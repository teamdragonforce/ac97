==> flow/design.v <==
module AC97(
	input              ac97_bitclk,
	input              ac97_sdata_in,
	output wire        ac97_sdata_out,
	output wire        ac97_sync,
	output wire        ac97_reset_b,
	input wire         flash_wait,
	input wire [15:0]  flash_d,
	output wire [23:0] flash_a,
	output wire        flash_adv_n,
	output wire        flash_ce_n,
	output wire        flash_clk,
	output wire        flash_oe_n,
	output wire        flash_we_n
	);
	wire [19:0]	ac97_out_slot1;		 
	wire		ac97_out_slot1_valid;	 
	wire [19:0]	ac97_out_slot2;		 
	wire		ac97_out_slot2_valid;	 
	wire [19:0]	ac97_out_slot3;		 
	wire [19:0]	ac97_out_slot4;		 
	wire		ac97_strobe;		 
	wire        ac97_out_slot3_valid = 1;
	wire        ac97_out_slot4_valid = 1;
	wire        ac97_out_slot5_valid = 0;
	wire [19:0] ac97_out_slot5 = 'h0;
	wire        ac97_out_slot6_valid = 0;
	wire [19:0] ac97_out_slot6 = 'h0;
	wire        ac97_out_slot7_valid = 0;
	wire [19:0] ac97_out_slot7 = 'h0;
	wire        ac97_out_slot8_valid = 0;
	wire [19:0] ac97_out_slot8 = 'h0;
	wire        ac97_out_slot9_valid = 0;
	wire [19:0] ac97_out_slot9 = 'h0;
	wire        ac97_out_slot10_valid = 0;
	wire [19:0] ac97_out_slot10 = 'h0;
	wire        ac97_out_slot11_valid = 0;
	wire [19:0] ac97_out_slot11 = 'h0;
	wire        ac97_out_slot12_valid = 0;
	wire [19:0] ac97_out_slot12 = 'h0;
	AudioGen source(
			.ac97_out_slot3	(ac97_out_slot3[19:0]),
			.ac97_out_slot4	(ac97_out_slot4[19:0]),
			.flash_a	(flash_a[23:0]),
			.flash_adv_n	(flash_adv_n),
			.flash_ce_n	(flash_ce_n),
			.flash_clk	(flash_clk),
			.flash_oe_n	(flash_oe_n),
			.flash_we_n	(flash_we_n),
			.ac97_bitclk	(ac97_bitclk),
			.ac97_strobe	(ac97_strobe),
			.flash_wait	(flash_wait),
			.flash_d	(flash_d[15:0]));
	ACLink link(
		    .ac97_sdata_out	(ac97_sdata_out),
		    .ac97_sync		(ac97_sync),
		    .ac97_reset_b	(ac97_reset_b),
		    .ac97_strobe	(ac97_strobe),
		    .ac97_bitclk	(ac97_bitclk),
		    .ac97_sdata_in	(ac97_sdata_in),
		    .ac97_out_slot1	(ac97_out_slot1[19:0]),
		    .ac97_out_slot1_valid(ac97_out_slot1_valid),
		    .ac97_out_slot2	(ac97_out_slot2[19:0]),
		    .ac97_out_slot2_valid(ac97_out_slot2_valid),
		    .ac97_out_slot3	(ac97_out_slot3[19:0]),
		    .ac97_out_slot3_valid(ac97_out_slot3_valid),
		    .ac97_out_slot4	(ac97_out_slot4[19:0]),
		    .ac97_out_slot4_valid(ac97_out_slot4_valid),
		    .ac97_out_slot5	(ac97_out_slot5[19:0]),
		    .ac97_out_slot5_valid(ac97_out_slot5_valid),
		    .ac97_out_slot6	(ac97_out_slot6[19:0]),
		    .ac97_out_slot6_valid(ac97_out_slot6_valid),
		    .ac97_out_slot7	(ac97_out_slot7[19:0]),
		    .ac97_out_slot7_valid(ac97_out_slot7_valid),
		    .ac97_out_slot8	(ac97_out_slot8[19:0]),
		    .ac97_out_slot8_valid(ac97_out_slot8_valid),
		    .ac97_out_slot9	(ac97_out_slot9[19:0]),
		    .ac97_out_slot9_valid(ac97_out_slot9_valid),
		    .ac97_out_slot10	(ac97_out_slot10[19:0]),
		    .ac97_out_slot10_valid(ac97_out_slot10_valid),
		    .ac97_out_slot11	(ac97_out_slot11[19:0]),
		    .ac97_out_slot11_valid(ac97_out_slot11_valid),
		    .ac97_out_slot12	(ac97_out_slot12[19:0]),
		    .ac97_out_slot12_valid(ac97_out_slot12_valid));
	AC97Conf conf( 
		      .ac97_out_slot1	(ac97_out_slot1[19:0]),
		      .ac97_out_slot1_valid(ac97_out_slot1_valid),
		      .ac97_out_slot2	(ac97_out_slot2[19:0]),
		      .ac97_out_slot2_valid(ac97_out_slot2_valid),
		      .ac97_bitclk	(ac97_bitclk),
		      .ac97_strobe	(ac97_strobe));
endmodule
module AudioGen(
	input             ac97_bitclk,
	input             ac97_strobe,
	output [19:0]     ac97_out_slot3,
	output [19:0]     ac97_out_slot4,
	input wire        flash_wait,
	input wire [15:0] flash_d,
	output reg [23:0] flash_a,
	output reg        flash_adv_n,
	output wire       flash_ce_n,
	output wire       flash_clk,
	output wire       flash_oe_n,
	output wire       flash_we_n
	);
	assign flash_ce_n = 'h0;
	assign flash_oe_n = 'h0;
	assign flash_we_n = 'h1;
	reg [23:0] count = 'h0;
	reg [15:0] curr_sample = 'h0;
	reg [15:0] next_sample = 'h0;
	always @(posedge ac97_bitclk) begin
		if (ac97_strobe) begin
			if (count == 'd247968)
				count <= 'h0;
			else
				count <= count + 1;
			flash_a     <= count;
			curr_sample <= next_sample;
			flash_adv_n <= 'h0;
		end else if (!flash_wait) begin
			flash_adv_n <= 'h1;
			next_sample <= flash_d;
		end
	end
	assign ac97_out_slot3 = {curr_sample[15:8],curr_sample[7:0],4'h0};
	assign ac97_out_slot4 = ac97_out_slot3;
endmodule
module SquareWave(
	input         ac97_bitclk,
	input         ac97_strobe,
	output [19:0] sample
	);
	reg [3:0] count = 4'b0;
	always @(posedge ac97_bitclk) begin
		if (ac97_strobe)
			count <= count + 1;
	end
	assign sample = (count[3] ? 20'h80000 : 20'h7ffff);
endmodule
module ACLink(
	input        ac97_bitclk,
	input        ac97_sdata_in,
	output wire  ac97_sdata_out,
	output wire  ac97_sync,
	output wire  ac97_reset_b,
	output wire  ac97_strobe,
	input [19:0] ac97_out_slot1,
	input        ac97_out_slot1_valid,
	input [19:0] ac97_out_slot2,
	input        ac97_out_slot2_valid,
	input [19:0] ac97_out_slot3,
	input        ac97_out_slot3_valid,
	input [19:0] ac97_out_slot4,
	input        ac97_out_slot4_valid,
	input [19:0] ac97_out_slot5,
	input        ac97_out_slot5_valid,
	input [19:0] ac97_out_slot6,
	input        ac97_out_slot6_valid,
	input [19:0] ac97_out_slot7,
	input        ac97_out_slot7_valid,
	input [19:0] ac97_out_slot8,
	input        ac97_out_slot8_valid,
	input [19:0] ac97_out_slot9,
	input        ac97_out_slot9_valid,
	input [19:0] ac97_out_slot10,
	input        ac97_out_slot10_valid,
	input [19:0] ac97_out_slot11,
	input        ac97_out_slot11_valid,
	input [19:0] ac97_out_slot12,
	input        ac97_out_slot12_valid
	);
	assign ac97_reset_b = 1;
	reg [7:0] curbit = 8'h0;	 
	reg [255:0] inbits = 256'h0;
	reg [255:0] latched_inbits;
	assign ac97_sync = (curbit == 255) || (curbit < 15); 
	assign ac97_strobe = (curbit == 8'h00);
	always @(posedge ac97_bitclk) begin
		if (curbit == 8'hFF) begin
			latched_inbits <= inbits;
		end
		curbit <= curbit + 1;
	end
	always @(negedge ac97_bitclk)
		inbits[curbit] <= ac97_sdata_in;
	wire [0:255] outbits = {  
	                         1'b1,
	                         ac97_out_slot1_valid,
	                         ac97_out_slot2_valid,
	                         ac97_out_slot3_valid,
	                         ac97_out_slot4_valid,
	                         ac97_out_slot5_valid,
	                         ac97_out_slot6_valid,
	                         ac97_out_slot7_valid,
	                         ac97_out_slot8_valid,
	                         ac97_out_slot9_valid,
	                         ac97_out_slot10_valid,
	                         ac97_out_slot11_valid,
	                         ac97_out_slot12_valid,
	                         3'b000,
	                         ac97_out_slot1_valid ? ac97_out_slot1 : 20'h0,
	                         ac97_out_slot2_valid ? ac97_out_slot2 : 20'h0,
	                         ac97_out_slot3_valid ? ac97_out_slot3 : 20'h0,
	                         ac97_out_slot4_valid ? ac97_out_slot4 : 20'h0,
	                         ac97_out_slot5_valid ? ac97_out_slot5 : 20'h0,
	                         ac97_out_slot6_valid ? ac97_out_slot6 : 20'h0,
	                         ac97_out_slot7_valid ? ac97_out_slot7 : 20'h0,
	                         ac97_out_slot8_valid ? ac97_out_slot8 : 20'h0,
	                         ac97_out_slot9_valid ? ac97_out_slot9 : 20'h0,
	                         ac97_out_slot10_valid ? ac97_out_slot10 : 20'h0,
	                         ac97_out_slot11_valid ? ac97_out_slot11 : 20'h0,
	                         ac97_out_slot12_valid ? ac97_out_slot12 : 20'h0
	                         };
	assign ac97_sdata_out = outbits[curbit];
	wire [35:0] cs_control0;
	chipscope_icon icon0(
		.CONTROL0(cs_control0)  
	);
	chipscope_ila ila0 (
		.CONTROL(cs_control0),  
		.CLK(ac97_bitclk),  
		.TRIG0({'b0, ac97_sdata_out, inbits[curbit], ac97_sync, curbit[7:0]})  
	);
endmodule
module AC97Conf(
	input              ac97_bitclk,
	input              ac97_strobe,
	output wire [19:0] ac97_out_slot1,
	output wire        ac97_out_slot1_valid,
	output wire [19:0] ac97_out_slot2,
	output wire        ac97_out_slot2_valid
	);
	reg        ac97_out_slot1_valid_r;
	reg [19:0] ac97_out_slot1_r;
	reg        ac97_out_slot2_valid_r;
	reg [19:0] ac97_out_slot2_r;
	assign ac97_out_slot1 = ac97_out_slot1_r;
	assign ac97_out_slot1_valid = ac97_out_slot1_valid_r;
	assign ac97_out_slot2 = ac97_out_slot2_r;
	assign ac97_out_slot2_valid = ac97_out_slot2_valid_r;
	reg [3:0] state = 4'h0;
	reg [3:0] nextstate = 4'h0;
	always @(*) begin
		ac97_out_slot1_valid_r = 0;
		ac97_out_slot1_r = 20'hxxxxx;
		ac97_out_slot2_valid_r = 0;
		ac97_out_slot2_r = 20'hxxxxx;
		nextstate = state;
		case (state)
		4'h0: begin
			ac97_out_slot1_valid_r = 1;
			ac97_out_slot1_r = {1'b0  , 7'h00  , 12'b0  };
			ac97_out_slot2_valid_r = 1;
			ac97_out_slot2_r = {16'h0, 4'h0};
			nextstate = 4'h1;
		end
		4'h1: begin
			ac97_out_slot1_valid_r = 1;
			ac97_out_slot1_r = {1'b0  , 7'h02  , 12'b0  };
			ac97_out_slot2_valid_r = 1;
			ac97_out_slot2_r = {16'h0  , 4'h0};
			nextstate = 4'h2;
		end
		4'h2: begin
			ac97_out_slot1_valid_r = 1;
			ac97_out_slot1_r = {1'b0  , 7'h18  , 12'b0  };
			ac97_out_slot2_valid_r = 1;
			ac97_out_slot2_r = {16'h0808  , 4'h0};
			nextstate = 4'h3;
		end
		4'h3: begin
			ac97_out_slot1_valid_r = 1;
			ac97_out_slot1_r = {1'b1  , 7'h26  , 12'b0  };
			ac97_out_slot2_valid_r = 1;
			ac97_out_slot2_r = {20'h00000};
			nextstate = 4'h4;
		end
		4'h4: begin
			ac97_out_slot1_valid_r = 1;
			ac97_out_slot1_r = {1'b1  , 7'h7c  , 12'b0  };
			ac97_out_slot2_valid_r = 1;
			ac97_out_slot2_r = {20'h00000};
			nextstate = 4'h5;
		end
		4'h5: begin
			ac97_out_slot1_valid_r = 1;
			ac97_out_slot1_r = {1'b1  , 7'h7e  , 12'b0  };
			ac97_out_slot2_valid_r = 1;
			ac97_out_slot2_r = {20'h00000};
			nextstate = 4'h3;
		end
		endcase
	end
	always @(posedge ac97_bitclk)
		if (ac97_strobe)
			state <= nextstate;
endmodule
# Reports on AudioGen
# The steps from the RTL of AudioGen to its reports follow in flow order.
# Line numbers count from 1 in the design file above.
# Cell names lack the library's common part.
# Not given: -
# setup
top,AudioGen
clk_port,ac97_bitclk
library,sky130hd
lib_corner,tt_025C_1v80

# Word-level counts
# Yosys after proc, flatten, opt, wreduce and memory -nomap, before mapping. Enables and synchronous resets that opt folds into registers are not counted as muxes. Memory bits, and registers merged into a memory's read port (data or address), are not among the register bits. Print and check cells are not counted. Equal cells are merged and count once.
# word_totals
ff_bits,81
out_inout_bits,69
# op_classes
bitwise,2
equal,1
n_addsub,1
reduce_and_logical,1
# op_table
cell,count
24-bit by 1-bit adder with 24-bit output (second input constant),1
24-bit by 18-bit == test with 1-bit output (second input constant),1
1-bit inverter,2
2-bit AND reduction,1

# Logic depth
# Longest topological path by Yosys (ltp), each cell counted once; first at word level (registers and memories cut), then after technology mapping (sequential cells cut; the memories' decode and read muxes count).
# depth
depth_word,2
ABC_AREA,1
mapped_depth,8
ltp_nobuf,8

# After synthesis
# Yosys stat after the flow's synthesis: flattened, memories mapped to cells. It holds for the ABC_AREA given above (unset counts as 0); a run with the other value may have another netlist.
# The area totals of this step are shown rounded.
# mapped
cell_count,314
ffs,81
buffers,28
synth_area_um2,3623
# types
cell_type,count
edfxtp_1,80
nand2_1,60
buf_4,28
nor2_1,47
nand3_1,22
inv_1,29
xor2_1,8
nor2_4,6
nor2_2,5
ha_1,2
nand2_2,4
nand2_4,2
nand3b_1,3
a21oi_1,4
dfxtp_1,1
nand4_1,3
xnor2_1,2
o21bai_1,2
# Not listed: further types 4, cells in them 6.

# Path before layout
# Source: OpenSTA report_checks on the synthesized netlist (no wires, ideal clock, input and output delay 20% of the period each), path of least setup slack; recovery checks are left aside. Register names are those of the netlist, which keeps one name where synthesis merged equal registers.
# synth_timing
path_kind,input port to flip-flop
startpoint,input port flash_wait
endpoint,register next_sample[0]
in_delay_ns,0.658
tclk_ns,3.29
t_first_pin_ns,0.658
setup_slack_ns,1.536
t_arrival_ns,1.366
delay_ns,1.097
stages,1
synth_period_reached_ns,1.754
# "delay_ns" = arrival - input delay + setup time.
# "stages": output pins that drive a net of the path, with the launching flip-flop's if there is one; two outputs of one cell count as two.
# "synth_period_reached_ns" = period - worst setup slack (recovery checks aside). The figure is calculated, with input and output delays left at 20% of the set period.
# The rows between start and end are the longest chain of elaborated cells between them; the timing report does not say that the signal goes this way. Where chains are equally long, one stands for them.
# Each line given opens the expression or statement behind the cell; cells for indexed reads and writes are added by Yosys, which also makes memories of some case tables.
# synth_via
cell_sequence,nor2_1
elab_chain_cells,2
# synth_rtl
element,line,source
start: declaration,98,"input wire flash_wait,"
1-bit inverter,-,
2-bit AND reduction,-,
end: assignment,124,next_sample <= flash_d;
end: declaration,112,reg [15:0] next_sample = 'h0;

# Worst path after layout
# Path of least setup slack in the final report of run 2 (OpenROAD, finished layout, wires in). Where an end is a register, its clock arrival counts in the times.
# layout_timing
path_kind,flip-flop to output port
startpoint,register curr_sample[6]
endpoint,output port ac97_out_slot3[10]
stages,2
t_first_pin_ns,0.35
setup_slack_ns,0.90
t_arrival_ns,1.28
tclk_ns,2.72
# layout_via
cell_sequence,edfxtp_1 -> clkdlybuf4s50_1
elab_chain_cells,0
# layout_rtl
element,line,source
start: declaration,111,reg [15:0] curr_sample = 'h0;
start: assignment,120,curr_sample <= next_sample;
end: declaration,96,"output [19:0] ac97_out_slot3,"

==> runs of AudioGen <==
2 stored runs of AudioGen in the flow (synthesis by Yosys, layout by OpenROAD, sky130hd cells), in arbitrary order. Constraints: input delay and output delay 20% of the set period each, output load 0.01 pF.
"timing.achieved_period_ns" is the run's clock period less its worst setup slack. It is reckoned from that one timing run; input and output delays stay at 20% of the period that was set.
"worst_path_time_ns": the worst setup path's part of the clock period (all of it between registers, 20% less for each end at a port) less its slack. A launch clock that arrives late makes it longer, a capture clock that arrives late makes it shorter.
"final_power_mw": no workload was simulated; the value follows from the tool's default switching activity.
Measured values are rounded.

Run 1, flow files:
==> flow/run.sh <==
#!/bin/bash
# the make line also repeats the synthesis and layout settings of config.mk as NAME=value (left out here)
make -C /OpenROAD-flow-scripts/flow DESIGN_CONFIG=/design/flow/config.mk WORK_HOME=/design/flow/orfs CLKGATE_MAP_FILE= finish
==> flow/config.mk <==
export PLATFORM = sky130hd
export DESIGN_NAME = AudioGen
export DESIGN_NICKNAME = AudioGen
export VERILOG_FILES = /design/flow/design.v
export SDC_FILE = /design/flow/constraint.sdc
export NUM_CORES = 4
export LEC_CHECK = 0
export CAP_MARGIN = 20
export CELL_PAD_IN_SITES_GLOBAL_PLACEMENT = 2
export CORE_ASPECT_RATIO = 0.68
export CORE_MARGIN = 2
export CORE_UTILIZATION = 67
export CTS_CLUSTER_DIAMETER = 283
export MAX_ROUTING_LAYER = met5
export SETUP_SLACK_MARGIN = 0.35
export SLEW_MARGIN = 20
==> flow/constraint.sdc <==
create_clock -name core_clock -period 2.33 [get_ports {ac97_bitclk}]
set_input_delay 0.4660 -clock core_clock [delete_from_list [all_inputs] [get_ports {ac97_bitclk}]]
set_output_delay 0.4660 -clock core_clock [all_outputs]
set_load 0.01 [all_outputs]

Run 1: did not finish, placement stopped with GPL-0301

Run 2, flow files:
==> flow/run.sh <==
#!/bin/bash
# the make line also repeats the synthesis and layout settings of config.mk as NAME=value (left out here)
make -C /OpenROAD-flow-scripts/flow DESIGN_CONFIG=/design/flow/config.mk WORK_HOME=/design/flow/orfs CLKGATE_MAP_FILE= finish
==> flow/config.mk <==
export PLATFORM = sky130hd
export DESIGN_NAME = AudioGen
export DESIGN_NICKNAME = AudioGen
export VERILOG_FILES = /design/flow/design.v
export SDC_FILE = /design/flow/constraint.sdc
export NUM_CORES = 4
export LEC_CHECK = 0
export ABC_AREA = 1
export CAP_MARGIN = 20
export CELL_PAD_IN_SITES_GLOBAL_PLACEMENT = 2
export CORE_MARGIN = 2
export CORE_UTILIZATION = 53
export GPL_TIMING_DRIVEN = 1
export PLACE_DENSITY_LB_ADDON = 0.28
export SETUP_SLACK_MARGIN = 0.64
export SLEW_MARGIN = 20
export TNS_END_PERCENT = 5
==> flow/constraint.sdc <==
create_clock -name core_clock -period 2.72 [get_ports {ac97_bitclk}]
set_input_delay 0.5440 -clock core_clock [delete_from_list [all_inputs] [get_ports {ac97_bitclk}]]
set_output_delay 0.5440 -clock core_clock [all_outputs]
set_load 0.01 [all_outputs]

==> results of run 2, as CSV <==
result,value
design_die_area_um2,7514
worst_path_time_ns,1.28
worst_setup_path_type,"flip-flop to output port"
setup_ws_ns,0.901
synthArea_um2,3623
final_power_mw,2.688
finish.stdcell_area_um2,4534
total_negative_slack_ns,0.000
timing.achieved_period_ns,1.819
holdWs_ns,0.422
utilization_pct,67.5
